==> flow/design.v <==
`default_nettype none 
module dot_product(v1, v2, out);
  parameter N = 32;
  parameter BITS = 8;
  parameter OUT_BITS = BITS * 4;
	input wire [N*BITS-1:0] v1, v2;
	output logic [N*OUT_BITS-1:0] out;   
	generate
		genvar i;
		for (i = 0; i < N; i = i + 1) begin
			always_comb begin
				out[(OUT_BITS*(i+1))-1:OUT_BITS*i] =
					v1[(BITS*(i+1))-1:BITS*i] * v2[(BITS*(i+1))-1:BITS*i];
			end
		end
	endgenerate
endmodule
`default_nettype wire 
`default_nettype none 
module matmul(
	clk, rst,
	m1_addr, m1_data,
	m2_addr, m2_data,
	m3_wr_addr, m3_wr_data, m3_wr_ena,
	valid
);
  parameter A = 16;
  parameter B = 32;
  parameter C = 24;
  parameter BITS = 8;
	parameter OUT_BITS = BITS * 4;
	parameter M1_L = A;
	parameter M2_L = C;
	parameter M12_W = B * BITS;
	parameter M3_L = A * C;
	parameter M3_W = OUT_BITS;
  input wire clk, rst;
	output logic valid;
	output logic [$clog2(M1_L)-1:0] m1_addr;
	input wire [M12_W-1:0] m1_data;
	output logic [$clog2(M2_L)-1:0] m2_addr;
	input wire [M12_W-1:0] m2_data;
	output logic [$clog2(M3_L)-1:0] m3_wr_addr;
	output logic [M3_W-1:0] m3_wr_data;
	output logic m3_wr_ena;
	assign m3_wr_ena = 1;  
	logic [$clog2(M1_L)-1:0] row;
	logic [$clog2(M2_L)-1:0] col;
  always_ff @(posedge clk) begin : row_col_incr 
    if (rst) begin
    	row <= 0;
			col <= 0;
			valid <= 0;
    end else if (~valid) begin
			row <= row + 1;
			if (row == M1_L-1) begin   
				if (col == M2_L-1) begin   
					valid <= 1;
				end else begin
					col <= col + 1;
					row <= 0;
				end
			end
    end
  end  
	always_comb begin
		m1_addr = row;
		m2_addr = col;
		m3_wr_addr = (row * C) + col;
	end
	wire [B*OUT_BITS-1:0] dot_product_out;
	dot_product #(.N(B), .BITS(BITS)) DOT_PROD(
		.v1(m1_data), .v2(m2_data), .out(dot_product_out)
	);
	tree_sum #(.N(B), .BITS(OUT_BITS)) TREE_SUM(
		.in_vals(dot_product_out), .out(m3_wr_data)
	);
endmodule
`default_nettype wire 
`default_nettype none 
module tree_sum(in_vals, out);
  parameter N = 32;
  parameter BITS = 32;
	input wire [N*BITS-1:0] in_vals;
	output logic [BITS-1:0] out; 
	always_comb begin
		out =
			in_vals[0 +: BITS] + 
			in_vals[32 +: BITS] + 
			in_vals[64 +: BITS] + 
			in_vals[96 +: BITS] + 
			in_vals[128 +: BITS] + 
			in_vals[160 +: BITS] + 
			in_vals[192 +: BITS] + 
			in_vals[224 +: BITS] + 
			in_vals[256 +: BITS] + 
			in_vals[288 +: BITS] + 
			in_vals[320 +: BITS] + 
			in_vals[352 +: BITS] + 
			in_vals[384 +: BITS] + 
			in_vals[416 +: BITS] + 
			in_vals[448 +: BITS] + 
			in_vals[480 +: BITS] + 
			in_vals[512 +: BITS] + 
			in_vals[544 +: BITS] + 
			in_vals[576 +: BITS] + 
			in_vals[608 +: BITS] + 
			in_vals[640 +: BITS] + 
			in_vals[672 +: BITS] + 
			in_vals[704 +: BITS] + 
			in_vals[736 +: BITS] + 
			in_vals[768 +: BITS] + 
			in_vals[800 +: BITS] + 
			in_vals[832 +: BITS] + 
			in_vals[864 +: BITS] + 
			in_vals[896 +: BITS] + 
			in_vals[928 +: BITS] + 
			in_vals[960 +: BITS] + 
			in_vals[992 +: BITS];
	end
endmodule
`default_nettype wire 
# Tool chain data of matmul
# What the tools print for matmul, step after step.
# Lines are those of the file above, counted from 1.
# The mark n/a stands for no value.
dict set report setup {
  design {matmul}
  clock {clk}
  library {sky130hd}
  corner {tt_025C_1v80}
}

# After elaboration
# Yosys after proc, flatten, opt, wreduce and memory -nomap, before mapping. Enables and synchronous resets that opt folds into registers are not counted as muxes. Memory bits, and registers merged into a memory's read port (data or address), are not among the register bits. Print and check cells are not counted. Equal cells are merged and count once.
dict set report word_totals {
  output_inout_bits 52
  romBits 0
  n_memories 0
  ff_bits 10
  mem_bits_rw 0
  input_bits 514
  latch_bits 0
  clocked_rd_ports_x_width 0
  elab_cells 80
}
dict set report op_classes {
  multipliers 33
  addsub 34
  equal 2
  shift 0
  mux 5
  n_div 0
  reduce_and_logical 1
  n_logic 2
  compare 0
}
# cell n
set op_table {}
lappend op_table {{8-bit by 8-bit multiplier with 16-bit output} 32}
lappend op_table {{32-bit by 16-bit adder with 32-bit output} 30}
lappend op_table {{16-bit by 16-bit adder with 17-bit output} 1}
lappend op_table {{4-bit by 2-bit multiplier with 6-bit output (second input constant)} 1}
lappend op_table {{9-bit by 5-bit adder with 9-bit output} 1}
lappend op_table {{4-bit 2-to-1 mux} 2}
lappend op_table {{5-bit by 1-bit adder with 5-bit output (second input constant)} 1}
lappend op_table {{5-bit == test (second input constant)} 1}
lappend op_table {{4-bit by 1-bit adder with 4-bit output (second input constant)} 1}
lappend op_table {{4-bit == test (second input constant)} 1}
lappend op_table {{3-bit AND reduction} 1}
lappend op_table {{1-bit 2-to-1 mux} 3}
lappend op_table {{1-bit inverter} 2}

# Longest topological paths
# Depth = most cells in a row (Yosys ltp): at word level without a register or memory, in the mapped netlist without a sequential cell, where the memories' decode and read muxes count.
dict set report depth {
  ltp_word 32
  ABC_AREA 0
  ltp_mapped 45
  ltp_nobuf 44
}

# Netlist
# Source: synth_stat.txt of the flow (Yosys; design flattened, memories mapped). It holds for the ABC_AREA given above (unset counts as 0); a run with the other value may have another netlist.
dict set report synth_totals {
  ffs 10
  n_buf 20
  mapped_cells 7403
  yosys_area_um2 72309.4
  seqArea_um2 200.2
}
# type n type_area_um2
set types {}
lappend types {sky130_fd_sc_hd__fa_1 2006 4.02E+04}
lappend types {sky130_fd_sc_hd__ha_1 905 1.13E+04}
lappend types {sky130_fd_sc_hd__inv_1 2194 8.24E+03}
lappend types {sky130_fd_sc_hd__and2_1 1255 7851.28}
lappend types {sky130_fd_sc_hd__nand2_1 813 3.05E+03}
lappend types {sky130_fd_sc_hd__xnor2_1 26 227.718}
lappend types {sky130_fd_sc_hd__dfxtp_1 10 200.192}
lappend types {sky130_fd_sc_hd__a21oi_1 30 150.144}
lappend types {sky130_fd_sc_hd__xor2_1 14 122.618}
lappend types {sky130_fd_sc_hd__a21o_1 13 97.594}
lappend types {sky130_fd_sc_hd__buf_4 13 97.594}
lappend types {sky130_fd_sc_hd__nor2_1 20 75.072}
lappend types {sky130_fd_sc_hd__o211ai_1 7 52.55}
lappend types {sky130_fd_sc_hd__nand3_1 10 50.048}
lappend types {sky130_fd_sc_hd__o21ai_0 8 40.038}
lappend types {sky130_fd_sc_hd__o21bai_1 5 37.536}
lappend types {sky130_fd_sc_hd__nand2b_1 5 31.28}
lappend types {sky130_fd_sc_hd__nand4_1 5 31.28}
# Other cell types: 32; their cells: 64.
# By module: a second synthesis without flattening, with its own total; a netlist apart from the flattened one above.
dict set report unflattened {
  hier_cells 10637
  area_unflattened_um2 95285.1
}
# Each row is one instance without its submodules.
# module cells seq_area_um2 instances mod_area_um2
set modules {}
lappend modules {{(no name shown)} 8118 0.0 1 69586.7}
lappend modules {tree_sum 2434 0.0 1 24961.4}
lappend modules {matmul 85 200.2 1 737.0}

# Worst setup path after synthesis
# OpenSTA on the mapped netlist: ideal clock, no wires. The path of least setup slack (recovery checks aside). Input and output delay are each 20% of the period. Register names are those of the netlist, which keeps one name where synthesis merged equal registers.
dict set report synth_path {
  kind {input-to-output}
  start {in m2_data[4]}
  end {out m3_wr_data[19]}
  stages 42
  path_delay_ps 10723
  n_path_buf 1
  arrival_time_ps 16343
  required_ps 22480
  launch_ps 5620
  in_delay_ps 5620
  path_slack_ps 6137
  out_delay_ps 5620
  period_ps 28100
  synth_period_reached_ps 21963
}
# "path_delay_ps" = arrival - input delay + setup time.
# At an output port there is no setup time.
# "stages" counts driving pins, that of a launching flip-flop among them; a cell with two outputs on the path counts twice.
# "synth_period_reached_ps" is the clock period less the worst setup slack; recovery checks do not enter. This is arithmetic on one report: input and output delays are still those of the set period (20% each).
# Between the ends stands the longest chain of elaborated cells between them, by number of cells; it is not shown to be the way that was timed. Of several equally long chains one is given.
# A line is the first line of the expression or statement that the cell stems from. Yosys adds cells for indexed reads and writes and turns some case tables into memories.
dict set report synth_via {
  path_cell_list {sky130_fd_sc_hd__and2_1 -> sky130_fd_sc_hd__fa_1 -> sky130_fd_sc_hd__inv_1 -> sky130_fd_sc_hd__fa_1 -> sky130_fd_sc_hd__inv_1 -> sky130_fd_sc_hd__fa_1 -> sky130_fd_sc_hd__fa_1 -> sky130_fd_sc_hd__fa_1 -> sky130_fd_sc_hd__inv_1 -> sky130_fd_sc_hd__fa_1 -> sky130_fd_sc_hd__inv_1 -> sky130_fd_sc_hd__ha_1 -> sky130_fd_sc_hd__o21ai_1 -> sky130_fd_sc_hd__nand2b_1 -> sky130_fd_sc_hd__a311oi_1 -> sky130_fd_sc_hd__o21bai_1 -> sky130_fd_sc_hd__a21oi_1 -> sky130_fd_sc_hd__xnor2_1 -> [6 not listed] -> sky130_fd_sc_hd__fa_1 -> sky130_fd_sc_hd__inv_1 -> sky130_fd_sc_hd__fa_1 -> sky130_fd_sc_hd__fa_1 -> sky130_fd_sc_hd__inv_1 -> sky130_fd_sc_hd__fa_1 -> sky130_fd_sc_hd__fa_1 -> sky130_fd_sc_hd__inv_1 -> sky130_fd_sc_hd__fa_1 -> sky130_fd_sc_hd__fa_1 -> sky130_fd_sc_hd__ha_1 -> sky130_fd_sc_hd__clkbuf_1 -> sky130_fd_sc_hd__a21oi_1 -> sky130_fd_sc_hd__o21ai_1 -> sky130_fd_sc_hd__a211oi_1 -> sky130_fd_sc_hd__o21bai_1 -> sky130_fd_sc_hd__a21oi_2 -> sky130_fd_sc_hd__xnor2_1}
  elab_chain_cells 32
  cone_cells 32
  lines_between 2
  classes_between {add/sub: 31; mul: 1}
}
# element line_no
set synth_rtl {}
lappend synth_rtl {{from (decl)} 42} ;# input wire [M12_W-1:0] m2_data;
lappend synth_rtl {{8-bit by 8-bit multiplier with 16-bit output} 13} ;# v1[(BITS*(i+1))-1:BITS*i] * v2[(BITS*(i+1))-1:BITS*i];
lappend synth_rtl {{16-bit by 16-bit adder with 17-bit output} 88} ;# in_vals[0 +: BITS] +
lappend synth_rtl {{32-bit by 16-bit adder with 32-bit output (30 in a row)} 88}
lappend synth_rtl {{to (decl)} 44} ;# output logic [M3_W-1:0] m3_wr_data;

# Timing after layout
# From the final timing report of job 2: the path of least setup slack in the routed layout; clock arrival at registers is part of the times.
# The report prints the path's times to 10 ps; the period is as set.
dict set report layout_path {
  kind {input-to-output}
  start {in m1_data[15]}
  end {out m3_wr_data[21]}
  path_slack_ps -740
  stages 42
  in_delay_ps 3640
  required_ps 14560
  arrival_time_ps 15300
  n_path_buf 6
  period_ps 18200
  launch_ps 3640
  out_delay_ps 3640
}
# Between the ends stands the longest chain of elaborated cells between them, by number of cells; it is not shown to be the way that was timed. Of several equally long chains one is given.
dict set report layout_via {
  path_cell_list {sky130_fd_sc_hd__dlygate4sd2_1 -> sky130_fd_sc_hd__nand2_1 -> sky130_fd_sc_hd__fa_1 -> sky130_fd_sc_hd__inv_1 -> sky130_fd_sc_hd__fa_1 -> sky130_fd_sc_hd__fa_1 -> sky130_fd_sc_hd__fa_1 -> sky130_fd_sc_hd__fa_1 -> sky130_fd_sc_hd__inv_2 -> sky130_fd_sc_hd__fa_1 -> sky130_fd_sc_hd__inv_2 -> sky130_fd_sc_hd__ha_4 -> sky130_fd_sc_hd__buf_6 -> sky130_fd_sc_hd__nand3_4 -> sky130_fd_sc_hd__o22ai_4 -> sky130_fd_sc_hd__nor2_2 -> sky130_fd_sc_hd__xnor2_2 -> sky130_fd_sc_hd__fa_1 -> [6 not listed] -> sky130_fd_sc_hd__fa_1 -> sky130_fd_sc_hd__inv_2 -> sky130_fd_sc_hd__fa_1 -> sky130_fd_sc_hd__fa_1 -> sky130_fd_sc_hd__inv_2 -> sky130_fd_sc_hd__fa_1 -> sky130_fd_sc_hd__fa_1 -> sky130_fd_sc_hd__ha_4 -> sky130_fd_sc_hd__a21o_1 -> sky130_fd_sc_hd__or3_4 -> sky130_fd_sc_hd__buf_6 -> sky130_fd_sc_hd__o211ai_1 -> sky130_fd_sc_hd__buf_4 -> sky130_fd_sc_hd__nand3_2 -> sky130_fd_sc_hd__o211ai_1 -> sky130_fd_sc_hd__xnor2_1 -> sky130_fd_sc_hd__buf_4 -> sky130_fd_sc_hd__buf_12}
  elab_chain_cells 32
  cone_cells 32
  lines_between 2
  classes_between {add/sub: 31; mul: 1}
}
# element line_no
set layout_rtl {}
lappend layout_rtl {{from (decl)} 40} ;# input wire [M12_W-1:0] m1_data;
lappend layout_rtl {{8-bit by 8-bit multiplier with 16-bit output} 13} ;# v1[(BITS*(i+1))-1:BITS*i] * v2[(BITS*(i+1))-1:BITS*i];
lappend layout_rtl {{16-bit by 16-bit adder with 17-bit output} 88} ;# in_vals[0 +: BITS] +
lappend layout_rtl {{32-bit by 16-bit adder with 32-bit output (30 in a row)} 88}
lappend layout_rtl {{to (decl)} 44} ;# output logic [M3_W-1:0] m3_wr_data;

# matmul through Yosys and OpenROAD on sky130hd: 2 stored runs, unordered, with their settings and measured results. The constraints put input and output delay at 20% of the set period each and load the outputs with 0.01 pF.
# By "period_reached_ps" is meant the clock period of the run minus its worst setup slack. This is arithmetic on one report: input and output delays are still those of the set period (20% each).
# By "worst_path_time_ps" is meant the share of the clock period that the worst setup path is allowed (20% is reserved at inputs, 20% at outputs), minus its slack. Clock arrival times at its registers enter into it.
# "worst_path_time_ps" is given in steps of 10 ps.
run="job 1" settings period_ns=26.7 CORE_UTILIZATION=63 SETUP_SLACK_MARGIN=-0.61 PLACE_DENSITY_LB_ADDON=0.05 CORE_ASPECT_RATIO=1.02 CORE_MARGIN=9 CELL_PAD_IN_SITES_DETAIL_PLACEMENT=2 ABC_AREA=0 GPL_TIMING_DRIVEN=1 SLEW_MARGIN=5 MAX_ROUTING_LAYER="met4" CAP_MARGIN=20
run="job 1" outcome="no results, placement failed with DPL-0033"
run="job 2" settings period_ns=18.2 CORE_UTILIZATION=15 CAP_MARGIN=20 CORE_MARGIN=2 SLEW_MARGIN=20
run="job 2" results worst_path_time_ps=11660 worst_setup_path_type="input-to-output" period_reached_ps=18944 ws_hold_ps=583 synthesis_area_um2=72309.4 fin_tns_ps=-7441 timing.setup.ws_ps=-744 final_util_pct=18.5 die_um2=487630.0 final_stdcell_area_um2=88651.3
